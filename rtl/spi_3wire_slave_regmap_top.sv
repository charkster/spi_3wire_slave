==> flow/design.v <==
module bidir
  (
   inout wire pad,
   input wire to_pad,
   input wire oe
   );
   assign pad = (oe) ? to_pad : 1'bz;
endmodule
module spi_3wire_slave_regmap_top
  ( input  logic reset,  
    input  logic sclk,   
    input  logic ss_n,   
    inout  logic sdata   
    );
  parameter MAX_ADDRESS = 7'd127;
  logic       rst_n;
  logic       rst_n_sync;
  logic       rst_n_spi;
  logic [4:0] bit_count;
  logic       rnw;
  logic [6:0] addr;
  logic       sdata_out;
  logic       sdata_oe;
  logic [7:0] write_data;
  logic [7:0] read_data;
  logic [7:0] hold_read_data;
  logic       read_pulse;
  logic       write_pulse;
  logic [7:0] registers[127:0];  
  assign rst_n = !reset;
  assign rst_n_sync = rst_n;  
  bidir bidir_sdata
  (
   .pad    (sdata),      
   .to_pad (sdata_out),  
   .oe     (sdata_oe)    
   );
  assign rst_n_spi = rst_n && !ss_n;  
  always_ff @(posedge sclk, negedge rst_n_spi)
    if (~rst_n_spi)                         bit_count <= 'd0;
    else if ((!rnw) && (bit_count == 'd15)) bit_count <= 'd8;  
    else if (  rnw  && (bit_count == 'd18)) bit_count <= 'd11;  
    else                                    bit_count <= bit_count + 1;
  always_ff @(posedge sclk, negedge rst_n_spi)
     if (~rst_n_spi)              rnw <= 1'd0;
     else if ((bit_count == 'd0)) rnw <= sdata;
   always_ff @(posedge sclk, negedge rst_n_spi)
     if (~rst_n_spi)                                    addr <= 7'd0;
     else if ((bit_count >= 'd1) && (bit_count <= 'd7)) addr <= {addr[5:0],sdata};
     else if (bit_count == 'd15)                        addr <= addr + 1'd1;  
   always_ff @(posedge sclk, negedge rst_n_spi)
     if (~rst_n_spi)                      write_data <= 8'd0;
     else if (!rnw && (bit_count >= 'd8)) write_data <= {write_data[6:0],sdata};
   assign write_pulse = (bit_count == 'd15) && (!rnw);
   integer i;
   always_ff @(posedge sclk, negedge rst_n_sync)
     if (~rst_n_sync)     for (i=0; i<=MAX_ADDRESS; i=i+1) registers[i]    <= 8'h00;
     else if (write_pulse)                                 registers[addr] <= {write_data[6:0],sdata};  
   always_comb
     read_data = registers[addr];
   assign read_pulse = ((bit_count == 'd10) || (bit_count == 'd18)) && rnw;  
   always_ff @(posedge sclk, negedge rst_n_spi)
     if (~rst_n_spi)      hold_read_data <= 8'd0;
     else if (read_pulse) hold_read_data <= read_data;
   assign sdata_oe = (bit_count >= 'd9) && rnw;
   always_ff @(posedge sclk, negedge rst_n_spi)
     if (~rst_n_spi)                sdata_out <= 1'd0;
     else if (rnw) case(bit_count)
                              'd11: sdata_out <= hold_read_data[7];
                              'd12: sdata_out <= hold_read_data[6];
                              'd13: sdata_out <= hold_read_data[5];
                              'd14: sdata_out <= hold_read_data[4];
                              'd15: sdata_out <= hold_read_data[3];
                              'd16: sdata_out <= hold_read_data[2];
                              'd17: sdata_out <= hold_read_data[1];
                              'd18: sdata_out <= hold_read_data[0];
                         endcase
     else                           sdata_out <= 1'b0;
endmodule
* Reports on spi_3wire_slave_regmap_top
Tool output for the design above, in the order of the flow. Line numbers count from 1 in the design file above. Operators: Yosys type, input widths -> output width; for muxes data width and select width s. Cell names lack the library's common part. The mark n/a stands for no value.
Inputs: top module spi_3wire_slave_regmap_top, clock sclk, cell library sky130hd, library corner tt_025C_1v80

* After elaboration
Counts by Yosys on the flattened word-level netlist (proc, flatten, opt, wreduce). Print and check cells are left out. Cells with the same type and inputs are merged into one.
Bit counts: flip-flop bits (word level) 1053, output and inout bits 1, elaborated cells 427
Operators by class: add/sub/neg operators 2, magnitude comparators 4, equal/unequal tests 137, mux-type cells 8, reductions and logical operators 142
Operator list (count):
- $pmux 8 s128 | 1
- $eq 7x7->1 const B | 64
- $reduce_and 2->1 | 128
- $eq 7x6->1 const B | 32
- $eq 7x5->1 const B | 16
- $eq 7x4->1 const B | 8
- $eq 5x4->1 const B | 6
- $eq 7x3->1 const B | 4
- $eq 5x5->1 const B | 3
- $eq 7x2->1 const B | 2
- $mux 7 | 2
- $ge 5x4->1 const B | 2
- $mux 5 | 2
- $ne 9x1->1 const B | 1
- $pmux 1 s8 | 1
- $logic_and 1x1->1 | 7
- $add 7x1->7 const B | 1
- $eq 7x1->1 const B | 1
- $logic_not 7->1 | 1
- $add 5x1->5 const B | 1
- $ge 5x1->1 const B | 1
- $le 5x3->1 const B | 1
- $logic_not 5->1 | 1
- $logic_not 1->1 | 3
- $reduce_bool 2->1 | 1
- $mux 1 | 2
- $logic_or 1x1->1 | 1

* Longest topological paths
Yosys ltp: most cells in a row. Word level: on the elaborated netlist, between registers, memories and ports. Mapped: between sequential cells and ports; inverters and the memories' decode and read muxes count.
Logic depth: depth in word-level cells 4, ABC_AREA 1, mapped depth 16

* Mapped cells and area
The flow's flattened synthesis, as Yosys stat reports it; memories are mapped. The netlist is that of the ABC_AREA named above (0 if unset); the other value can give another one.
Synthesis totals: cell count 6111, mapped area 47459.3 um^2, sequential part of the area 26350.3 um^2, flip-flops 1053, buffers 306
Cells by type (count):
- dfrtp_1 | 1053
- nand2_1 | 2870
- o21ai_0 | 1049
- nor2_1 | 432
- clkbuf_1 | 254
- nand3_1 | 160
- nor2_2 | 92
- inv_1 | 61
- buf_2 | 40
- ha_1 | 9
- a21oi_1 | 18
- buf_4 | 10
- nand3_2 | 7
- inv_2 | 16
- nand3b_1 | 8
- xor2_1 | 4
- nor2_4 | 3
- a31oi_1 | 3
Not listed: further types 13, cells in them 22.

* Timing after synthesis
OpenSTA on the mapped netlist: ideal clock, no wires. The path of least setup slack (recovery checks aside). Input and output delay are each 20% of the period. Register names are those of the netlist, which keeps one name where synthesis merged equal registers.
Path after synthesis: kind register to register, from register bit_count[0], to register registers[120][0], clock period 3230 ps, library setup time 133 ps, arrival time 2276 ps, required time 3097 ps, slack 821 ps, delay of the path 2409 ps, stages 13, path buffers 3, synthesis period reached 2409 ps
"delay of the path" is the arrival time less input delay plus setup time. "stages" counts driving pins, that of a launching flip-flop among them; a cell with two outputs on the path counts twice. "synthesis period reached" = period - worst setup slack (recovery checks aside). The figure is calculated, with input and output delays left at 20% of the set period. Between the ends stands the longest chain of elaborated cells between them, by number of cells; it is not shown to be the way that was timed. Of several equally long chains one is given. Each line given opens the expression or statement behind the cell; cells for indexed reads and writes are added by Yosys, which also makes memories of some case tables. A register here has more assigning lines than the two given.
On the way, after synthesis: cells stage by stage dfrtp_1 > ha_1 > inv_1 > nor2_1 > ha_1 > inv_1 > nor2_1 > clkbuf_1 > buf_2 > nand2_1 > clkbuf_1 > nand2_1 > o21ai_0, length of the longest elaborated chain 3, elaborated cells between the ends (all ways) 6, those cells by class compare: 1; eq/ne: 1; mux: 1; reduce/logical: 3
RTL lines, path after synthesis:
- start: declaration | RTL line 19 | logic [4:0] bit_count;
- start: assignment | RTL line 40 | if (~rst_n_spi)                         bit_count <= 'd0;
- start: assignment | RTL line 43 | else                                    bit_count <= bit_count + 1;
- $ge 5x4->1 | RTL line 65 | assign sdata_oe = (bit_count >= 'd9) && rnw;
- $logic_and 1x1->1 | RTL line 65
- $mux 1 | RTL line 7 | assign pad = (oe) ? to_pad : 1'bz;
- end: assignment | RTL line 57 | if (~rst_n_sync)     for (i=0; i<=MAX_ADDRESS; i=i+1) registers[i]    <= 8'h00;
- end: assignment | RTL line 58 | else if (write_pulse)                                 registers[addr] <= {write_data[6:0],sdata};
- end: declaration | RTL line 29 | logic [7:0] registers[127:0];

* Path in the finished layout
Path of least setup slack in the final report of run 1 (OpenROAD, finished layout, wires in). Where an end is a register, its clock arrival counts in the times. The report prints the path's times to 10 ps; the period is as set.
Path after layout: kind register to register, from register addr[4], to register hold_read_data[2], clock period 2180 ps, library setup time 110 ps, arrival time 3300 ps, required time 2840 ps, slack -460 ps, stages 17, path buffers 3
Between the ends stands the longest chain of elaborated cells between them, by number of cells; it is not shown to be the way that was timed. Of several equally long chains one is given. A register here has more assigning lines than the two given.
On the way, after layout: cells stage by stage dfrtp_2 > inv_2 > nand3_2 > buf_12 > buf_6 > inv_2 > nand2_1 > nand2_1 > nor2_1 > nand2_1 > nor2_1 > nand2_1 > nor2_4 > buf_12 > nand3b_1 > nand3_1 > nand2_1, length of the longest elaborated chain 2, elaborated cells between the ends (all ways) 129, those cells by class eq/ne: 127; mux: 1; reduce/logical: 1
RTL lines, path after layout:
- start: declaration | RTL line 21 | logic [6:0] addr;
- start: assignment | RTL line 49 | else if ((bit_count >= 'd1) && (bit_count <= 'd7)) addr <= {addr[5:0],sdata};
- start: assignment | RTL line 50 | else if (bit_count == 'd15)                        addr <= addr + 1'd1;
- $eq 7x7->1 | RTL line 60 | read_data = registers[addr];
- $pmux 8 s128 | RTL line 60
- end: assignment | RTL line 63 | if (~rst_n_spi)      hold_read_data <= 8'd0;
- end: assignment | RTL line 64 | else if (read_pulse) hold_read_data <= read_data;
- end: declaration | RTL line 26 | logic [7:0] hold_read_data;

--- measured runs ---
Design spi_3wire_slave_regmap_top on sky130hd. What follows are 2 stored runs of the flow, each under its own settings; their order means nothing. The constraints put input and output delay at 20% of the set period each and load the outputs with 0.01 pF.
By "reached clock period" is meant the clock period of the run minus its worst setup slack. This is arithmetic on one report: input and output delays are still those of the set period (20% each).
"time of the worst setup path" = time allowed to the worst setup path (clock period - input delay - output delay, where it has them) - its slack; a late launch clock adds to it, a late capture clock takes from it.
"power consumption" rests on the timing tool's default activity at the inputs, not on a simulated workload.
"time of the worst setup path" is given in steps of 10 ps.

* Run 1 | settings: period_ns 2.18; CORE_UTILIZATION 22; PLACE_DENSITY_LB_ADDON 0.15; CELL_PAD_IN_SITES_DETAIL_PLACEMENT 2; ABC_AREA 1; MAX_ROUTING_LAYER met4; CAP_MARGIN 20; CORE_MARGIN 2; SLEW_MARGIN 20 | results: post-layout utilization 30.7%; post-synthesis cell area 47459.3 um^2; summed negative setup slack -5901 ps; time of the worst setup path 2640 ps; worst setup path type register to register; reached clock period 2638 ps; total die area 219455.0 um^2; worst slack on setup checks -458 ps; power consumption 0.047136 W
* Run 2 | settings: period_ns 4.52; CORE_UTILIZATION 30; SETUP_SLACK_MARGIN 0.81; PLACE_DENSITY 0.44; CORE_ASPECT_RATIO 1.25; CELL_PAD_IN_SITES_GLOBAL_PLACEMENT 1; ABC_AREA 1; GPL_TIMING_DRIVEN 0; GPL_ROUTABILITY_DRIVEN 0; CAP_MARGIN 20; CORE_MARGIN 2; SLEW_MARGIN 20 | results: power consumption 0.028601 W; summed negative setup slack 0 ps; time of the worst setup path 3790 ps; worst setup path type register to register; total die area 161414.0 um^2; post-synthesis cell area 47459.3 um^2; reached clock period 3787 ps; post-layout utilization 36.1%; worst slack on setup checks 733 ps
--- end ---
